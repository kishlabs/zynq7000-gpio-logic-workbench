==> flow/design.v <==
`timescale 1ns/1ps
module button_debounce (
    input  wire clk,         
    input  wire btn_raw,     
    output wire btn_pulse    
);
    reg btn_sync_0;
    reg btn_sync_1;
    always @(posedge clk) begin
        btn_sync_0 <= btn_raw;
        btn_sync_1 <= btn_sync_0;
    end
    localparam MAX_COUNT = 20'd1_000_000;   
    reg [19:0] count;
    reg        btn_db;
    always @(posedge clk) begin
        if (btn_sync_1) begin
            if (count < MAX_COUNT)
                count <= count + 1;
        end else begin
            count <= 0;
        end
        if (count == MAX_COUNT)
            btn_db <= 1'b1;
        else
            btn_db <= 1'b0;
    end
    reg btn_db_d;
    always @(posedge clk) begin
        btn_db_d <= btn_db;
    end
    assign btn_pulse = btn_db & ~btn_db_d;
endmodule
module top (
    input  wire        clk,         
    input  wire [4:0]  btn,         
    input  wire [7:0]  sw,          
    output wire [7:0]  led          
);
    reg [7:0] led_reg;
    assign led = led_reg;
    wire btn_reset_pulse;    
    wire btn_load_pulse;     
    wire btn_left_pulse;     
    wire btn_right_pulse;    
    wire btn_invert_pulse;   
    button_debounce u_btn_invert (
        .clk(clk),
        .btn_raw(btn[0]),
        .btn_pulse(btn_invert_pulse)
    );
    button_debounce u_btn_load (
        .clk(clk),
        .btn_raw(btn[1]),
        .btn_pulse(btn_load_pulse)
    );
    button_debounce u_btn_reset (
        .clk(clk),
        .btn_raw(btn[2]),
        .btn_pulse(btn_reset_pulse)
    );
    button_debounce u_btn_left (
        .clk(clk),
        .btn_raw(btn[3]),
        .btn_pulse(btn_left_pulse)
    );
    button_debounce u_btn_right (
        .clk(clk),
        .btn_raw(btn[4]),
        .btn_pulse(btn_right_pulse)
    );
    always @(posedge clk) begin
        if (btn_reset_pulse) begin
            led_reg <= 8'b00000000;
        end
        else if (btn_load_pulse) begin
            led_reg <= sw;
        end
        else if (btn_left_pulse) begin
            led_reg <= led_reg << 1;
        end
        else if (btn_right_pulse) begin
            led_reg <= led_reg >> 1;
        end
        else if (btn_invert_pulse) begin
            led_reg <= ~led_reg;
        end
    end
endmodule
Step by step through the tools: top
What the tools print for top, step after step.
Lines are those of the file above, counted from 1.
Operators carry their Yosys type and port widths (W data, S select, Z words).
Library cell names are shortened.
{"block": "setup", "top": "top", "clock": "clk", "lib": "sky130hd", "pvt_corner": "tt_025C_1v80"}

Word-level counts
Yosys after proc, flatten, opt, wreduce and memory -nomap, before mapping. Memory bits, and registers merged into a memory's read port (data or address), are not among the register bits. Print and check cells are not counted. Equal cells are merged and count once.
{"block": "classes", "reduce_logical": 1, "add_sub_neg": 5, "muxes": 9, "eq_ne": 5, "cmp": 5, "logic": 11}
{"block": "ops", "operator": "$add A20 B1 Y20 const B", "count": 5}
{"block": "ops", "operator": "$lt A20 B20 Y1 const B", "count": 5}
{"block": "ops", "operator": "$eq A20 B20 Y1 const B", "count": 5}
{"block": "ops", "operator": "$mux W8", "count": 4}
{"block": "ops", "operator": "$not A8 Y8", "count": 1}
{"block": "ops", "operator": "$and A1 B1 Y1", "count": 5}
{"block": "ops", "operator": "$not A1 Y1", "count": 5}
{"block": "ops", "operator": "$mux W1", "count": 5}
{"block": "ops", "operator": "$reduce_bool A4 Y1", "count": 1}
{"block": "bits", "word_cells": 62, "regBits": 128, "out_inout_bits": 8}

Longest topological paths
Depth = most cells in a row (Yosys ltp): at word level without a register or memory, in the mapped netlist without a sequential cell, where the memories' decode and read muxes count.
{"block": "depth", "depth_word": 6, "abc_area": 0, "ltp_mapped": 7, "ltp_nobuf": 5}

Mapped cells and area
Source: synth_stat.txt of the flow (Yosys; design flattened, memories mapped). It holds for the ABC_AREA given above (unset counts as 0); a run with the other value may have another netlist.
{"block": "synth_totals", "yosys_area_um2": 6208.5, "ffs": 128, "seq_area_um2": 2562.5, "buffers": 40, "cells": 728}
{"block": "types", "cell_type": "dfxtp_1", "count": 128}
{"block": "types", "cell_type": "o31ai_1", "count": 48}
{"block": "types", "cell_type": "a21oi_1", "count": 69}
{"block": "types", "cell_type": "or4_1", "count": 43}
{"block": "types", "cell_type": "nand2_1", "count": 61}
{"block": "types", "cell_type": "nand3_1", "count": 37}
{"block": "types", "cell_type": "or3_1", "count": 28}
{"block": "types", "cell_type": "o21ai_0", "count": 34}
{"block": "types", "cell_type": "nand4_1", "count": 27}
{"block": "types", "cell_type": "mux2i_1", "count": 15}
{"block": "types", "cell_type": "nand2b_1", "count": 22}
{"block": "types", "cell_type": "ha_1", "count": 10}
{"block": "types", "cell_type": "and4_1", "count": 13}
{"block": "types", "cell_type": "nor2_1", "count": 29}
{"block": "types", "cell_type": "clkbuf_1", "count": 24}
{"block": "types", "cell_type": "nor4_1", "count": 14}
{"block": "types", "cell_type": "inv_1", "count": 23}
{"block": "types", "cell_type": "buf_2", "count": 13}
Other cell types: 31; their cells: 90.
By module: a second synthesis without flattening, with its own total; a netlist apart from the flattened one above.
{"block": "unflattened", "hier_cells": 710, "hier_area_um2": 6057.1}
Rows give one instance, submodules left out.
{"block": "by_module", "module": "button_debounce", "n_inst": 5, "mod_area_um2": 1102.3, "cells": 128}
{"block": "by_module", "module": "top", "n_inst": 1, "mod_area_um2": 545.5, "cells": 70}

Timing after synthesis
Source: OpenSTA report_checks on the synthesized netlist (no wires, ideal clock, input and output delay 20% of the period each), path of least setup slack; recovery checks are left aside. Register names are those of the netlist, which keeps one name where synthesis merged equal registers.
{"block": "synth_path", "kind": "register -> register", "from": "register u_btn_invert.count[11]", "to": "register u_btn_invert.count[11]", "t_first_pin_ps": 0, "stages": 7, "setup_ps": 72, "delay_ps": 1751, "slack_ps": 379, "t_arrival_ps": 1679, "t_required_ps": 2058, "tclk_ps": 2130, "synth_period_reached_ps": 1751}
"delay_ps" is the arrival time less input delay plus setup time.
"stages": output pins that drive a net of the path, with the launching flip-flop's if there is one; two outputs of one cell count as two.
"synth_period_reached_ps" is the clock period less the worst setup slack; recovery checks do not enter. This is arithmetic on one report: input and output delays are still those of the set period (20% each).
The rows between start and end are the longest chain of elaborated cells between them; the timing report does not say that the signal goes this way. Where chains are equally long, one stands for them.
Each line given opens the expression or statement behind the cell; cells for indexed reads and writes are added by Yosys, which also makes memories of some case tables.
{"block": "synth_between", "cell_sequence": "dfxtp_1 nor4_1 a311oi_2 buf_2 buf_2 nor3b_1 mux2i_1", "elab_chain_len": 1}
{"block": "synth_lines", "element": "start, declared", "line": 14, "text": "reg [19:0] count;"}
{"block": "synth_lines", "element": "start, assigned", "line": 19, "text": "count <= count + 1;"}
{"block": "synth_lines", "element": "start, assigned", "line": 21, "text": "count <= 0;"}
{"block": "synth_lines", "element": "$add A20 B1 Y20", "line": 19}
{"block": "synth_lines", "element": "end, assigned", "line": 19}
{"block": "synth_lines", "element": "end, assigned", "line": 21}
{"block": "synth_lines", "element": "end, declared", "line": 14}

Path in the finished layout
From the final timing report of run 1: the path of least setup slack in the routed layout; clock arrival at registers is part of the times.
The report prints the path's times to 10 ps; the period is as set.
{"block": "layout_path", "kind": "register -> register", "from": "register u_btn_reset.count[8]", "to": "register u_btn_reset.count[1]", "t_arrival_ps": 2390, "t_first_pin_ps": 420, "t_required_ps": 2730, "slack_ps": 340, "stages": 8, "setup_ps": 120, "tclk_ps": 2430}
The rows between start and end are the longest chain of elaborated cells between them; the timing report does not say that the signal goes this way. Where chains are equally long, one stands for them.
{"block": "layout_between", "cell_sequence": "dfxtp_1 clkbuf_1 o31ai_1 a311oi_2 buf_2 buf_2 mux2i_1 nor2_1", "elab_chain_len": 1}
{"block": "layout_lines", "element": "start, declared", "line": 14, "text": "reg [19:0] count;"}
{"block": "layout_lines", "element": "start, assigned", "line": 19, "text": "count <= count + 1;"}
{"block": "layout_lines", "element": "start, assigned", "line": 21, "text": "count <= 0;"}
{"block": "layout_lines", "element": "$lt A20 B20 Y1", "line": 18, "text": "if (count < MAX_COUNT)"}
{"block": "layout_lines", "element": "end, assigned", "line": 19}
{"block": "layout_lines", "element": "end, assigned", "line": 21}
{"block": "layout_lines", "element": "end, declared", "line": 14}

FLOW RESULTS
============

top through Yosys and OpenROAD on sky130hd: 2 stored runs, unordered, with their settings and measured results. The constraints put input and output delay at 20% of the set period each and load the outputs with 0.01 pF.
By "worst_path_allowed_less_slack_ps" is meant the share of the clock period that the worst setup path is allowed (20% is reserved at inputs, 20% at outputs), minus its slack. Clock arrival times at its registers enter into it.
"worst_path_allowed_less_slack_ps" is given in steps of 10 ps.

{"run": "run 1", "settings": { "period_ns": 2.43, "CORE_UTILIZATION": 32, "SETUP_SLACK_MARGIN": 0.12, "PLACE_DENSITY": 0.88, "CORE_ASPECT_RATIO": 1.69, "CELL_PAD_IN_SITES_GLOBAL_PLACEMENT": 2, "GPL_TIMING_DRIVEN": 0, "CTS_CLUSTER_DIAMETER": 304, "CAP_MARGIN": 20, "CORE_MARGIN": 2, "SLEW_MARGIN": 20 }, "results": { "worst_path_allowed_less_slack_ps": 2090, "worst_path_kind": "register -> register", "tns_ps": 0, "post_synth_area_um2": 6208.5, "worst_hold_slack_ps": 326, "design.die.area_um2": 20570.2, "final_setup_ws_ps": 338, "stdcell_area_um2": 7364.6 }}
{"run": "run 2", "settings": { "period_ns": 1.29, "CORE_UTILIZATION": 63, "PLACE_DENSITY_LB_ADDON": 0.21, "CORE_ASPECT_RATIO": 1.33, "TNS_END_PERCENT": 55, "GPL_TIMING_DRIVEN": 1, "SLEW_MARGIN": 35, "CAP_MARGIN": 20, "CORE_MARGIN": 2 }, "outcome": "did not finish, clock tree synthesis stopped with DPL-0038"}
